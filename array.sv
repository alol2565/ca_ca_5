==> flow/design.v <==
`timescale 1ns/1ns
module array(clk, address);
    output reg [14:0] address;
    input clk;
    initial address = 15'd1023;
    always@(posedge clk) begin 
        if(address < 9216) begin
            address <= address + 15'd1;
        end
    end  
endmodule
* Step by step through the tools: array
The steps from the RTL of array to its reports follow in flow order. Line numbers count from 1 in the design file above. Operators carry their Yosys type and port widths (W data, S select, Z words). Cell names lack the library's common part. The mark - stands for no value.
Design: design top array, clock clk, standard-cell library sky130hd, corner tt_025C_1v80

* Word level
Source: Yosys, flattened and elaborated, memories not mapped. Widths are those after wreduce; folded enables and synchronous resets count as part of the registers. Registers that Yosys merges into a memory's read port (data or address) are not register bits. Print and check cells do not count. Equal cells are merged and count once.
Word-level totals: output and inout port bits 15, bits in registers 15, clocked read ports x word width 0, input bits 1, memory bits (read-only) 0, elaborated cells 3, memories kept 0, latch bits 0, RAM bits 0
Operators by class: div/mod/pow operators 0, $add $sub $neg 1, equality and inequality tests 0, shift operators 0, reduce/logical cells 0, muxes and demuxes 0, bitwise operators 0, multipliers 0, magnitude comparators 1
Operators by type and width (count):
- $add A15 B1 Y15 const B | 1
- $lt A15 B14 Y1 const B | 1

* Depth
Depth = most cells in a row (Yosys ltp): at word level without a register or memory, in the mapped netlist without a sequential cell, where the memories' decode and read muxes count.
Logic depth: depth in word-level cells 1, ABC_AREA 0, gate-level depth with buffers 4, depth with buffers taken out 4

* Mapped cells and area
The flow's flattened synthesis, as Yosys stat reports it; memories are mapped. The netlist is that of the ABC_AREA named above (0 if unset); the other value can give another one.
Synthesis totals: mapped area 758.2 um2, sequential part of the area 450.4 um2, mapped flip-flops 15, mapped cells 58, buffer cells 0
Cells by type:
- edfxtp_1 | count 15, total area 450.432 um2
- xor2_1 | count 8, total area 70.067 um2
- xnor2_1 | count 5, total area 43.792 um2
- nand4_4 | count 2, total area 42.541 um2
- nor3_1 | count 5, total area 25.024 um2
- nand3_1 | count 4, total area 20.019 um2
- inv_1 | count 4, total area 15.014 um2
- nand2_1 | count 4, total area 15.014 um2
- ha_1 | count 1, total area 12.512 um2
- nand4_1 | count 2, total area 12.512 um2
- nor4_2 | count 1, total area 12.512 um2
- nor2_1 | count 3, total area 11.261 um2
- nand3_2 | count 1, total area 10.01 um2
- nor4_1 | count 1, total area 6.256 um2
- or3_1 | count 1, total area 6.256 um2
- a21oi_1 | count 1, total area 5.005 um2

* Path before layout
Source: OpenSTA report_checks on the synthesized netlist (no wires, ideal clock, input and output delay 20% of the period each), path of least setup slack; recovery checks are left aside. Register names are those of the netlist, which keeps one name where synthesis merged equal registers.
Timing path post-synthesis: path type flip-flop to flip-flop, from reg address[11], to reg address[0], data required time 2.308 ns, path buffers 0, path slack 0.640 ns, arrival time 1.668 ns, period 2.7 ns, stages 3, library setup time 0.392 ns, delay of the path 2.060 ns, time at the first pin 0.000 ns, period reached after synthesis 2.06 ns
"delay of the path" is the arrival time less input delay plus setup time. "stages" counts driving pins, that of a launching flip-flop among them; a cell with two outputs on the path counts twice. "period reached after synthesis" is the clock period less the worst setup slack; recovery checks do not enter. This is arithmetic on one report: input and output delays are still those of the set period (20% each). Between the ends stands the longest chain of elaborated cells between them, by number of cells; it is not shown to be the way that was timed. Of several equally long chains one is given. A line is the first line of the expression or statement that the cell stems from. Yosys adds cells for indexed reads and writes and turns some case tables into memories.
On the way, post-synthesis: path through edfxtp_1 or3_1 a21oi_1, cells in the longest elaborated chain 1, elaborated cells on any way between the ends 1, source lines of those cells 1, those cells by class compare (1)
Ends and longest elaborated chain, post-synthesis:
- from (decl) | RTL line 3 | output reg [14:0] address;
- from (assign) | RTL line 8 | address <= address + 15'd1;
- $lt A15 B14 Y1 | RTL line 7 | if(address < 9216) begin
- to (assign) | RTL line 8
- to (decl) | RTL line 3

* Path in the finished layout
Path of least setup slack in the final report of entry B (OpenROAD, finished layout, wires in). Where an end is a register, its clock arrival counts in the times.
Timing path post-layout: path type flip-flop to output port, from reg address[5], to out address[5], period 1.61 ns, data required time 1.29 ns, path buffers 1, time at the first pin 0.24 ns, stages 2, external output delay 0.32 ns, path slack 0.09 ns, arrival time 1.20 ns
On the way, post-layout: path through edfxtp_1 clkdlybuf4s50_1, cells in the longest elaborated chain 0, elaborated cells on any way between the ends 0, source lines of those cells 0
Ends and longest elaborated chain, post-layout:
- from (decl) | RTL line 3 | output reg [14:0] address;
- from (assign) | RTL line 8 | address <= address + 15'd1;
- to (decl) | RTL line 3

==> runs of array <==
Module array, platform sky130hd: 2 stored runs of the flow (Yosys, OpenROAD) with differing settings, in no particular order. Input and output delays are each 20% of the period that was set; the output load is 0.01 pF.
"clock period achieved": clock period set for the run, less the worst setup slack. It is reckoned from that one timing run; input and output delays stay at 20% of the period that was set.
"worst path time" is the time allowed to the run's worst setup path (the clock period less input and output delay, where it has them) less its slack. Clock arrival times count: a late capture clock shortens it, a late launch clock lengthens it.
"power consumption": no workload was simulated; the value follows from the tool's default switching activity.

[entry A] flow files
==> flow/run.sh <==
#!/bin/bash
# the make line also repeats the synthesis and layout settings of config.mk as NAME=value (left out here)
make -C /OpenROAD-flow-scripts/flow DESIGN_CONFIG=/design/flow/config.mk WORK_HOME=/design/flow/orfs CLKGATE_MAP_FILE= finish
==> flow/config.mk <==
export PLATFORM = sky130hd
export DESIGN_NAME = array
export DESIGN_NICKNAME = array
export VERILOG_FILES = /design/flow/design.v
export SDC_FILE = /design/flow/constraint.sdc
export NUM_CORES = 4
export LEC_CHECK = 0
export CAP_MARGIN = 20
export CELL_PAD_IN_SITES_DETAIL_PLACEMENT = 0
export CORE_MARGIN = 2
export CORE_UTILIZATION = 58
export CTS_CLUSTER_DIAMETER = 394
export CTS_CLUSTER_SIZE = 26
export PLACE_DENSITY_LB_ADDON = 0.18
export SLEW_MARGIN = 20
export TNS_END_PERCENT = 80
==> flow/constraint.sdc <==
create_clock -name core_clock -period 1.34 [get_ports {clk}]
set_input_delay 0.2680 -clock core_clock [delete_from_list [all_inputs] [get_ports {clk}]]
set_output_delay 0.2680 -clock core_clock [all_outputs]
set_load 0.01 [all_outputs]

[entry A] result: incomplete, clock tree synthesis halted on DPL-0038

[entry B] flow files
==> flow/run.sh <==
#!/bin/bash
# the make line also repeats the synthesis and layout settings of config.mk as NAME=value (left out here)
make -C /OpenROAD-flow-scripts/flow DESIGN_CONFIG=/design/flow/config.mk WORK_HOME=/design/flow/orfs CLKGATE_MAP_FILE= finish
==> flow/config.mk <==
export PLATFORM = sky130hd
export DESIGN_NAME = array
export DESIGN_NICKNAME = array
export VERILOG_FILES = /design/flow/design.v
export SDC_FILE = /design/flow/constraint.sdc
export NUM_CORES = 4
export LEC_CHECK = 0
export CAP_MARGIN = 35
export CORE_ASPECT_RATIO = 0.57
export CORE_MARGIN = 8
export CORE_UTILIZATION = 16
export GPL_TIMING_DRIVEN = 1
export PLACE_DENSITY_LB_ADDON = 0.12
export SLEW_MARGIN = 20
export TNS_END_PERCENT = 50
==> flow/constraint.sdc <==
create_clock -name core_clock -period 1.61 [get_ports {clk}]
set_input_delay 0.3220 -clock core_clock [delete_from_list [all_inputs] [get_ports {clk}]]
set_output_delay 0.3220 -clock core_clock [all_outputs]
set_load 0.01 [all_outputs]

[entry B] result: worst path time 1.20 ns; kind of the worst setup path flip-flop to output port; post-route worst hold slack 0.597 ns; setup slack of the worst path 0.092 ns; die size 7285.6 um2; final utilization 24.8 %; clock period achieved 1.518 ns; power consumption 0.7264 mW; standard-cell area after layout 1159.9 um2; post-route setup TNS 0.000 ns; Yosys chip area after synthesis 758.2 um2
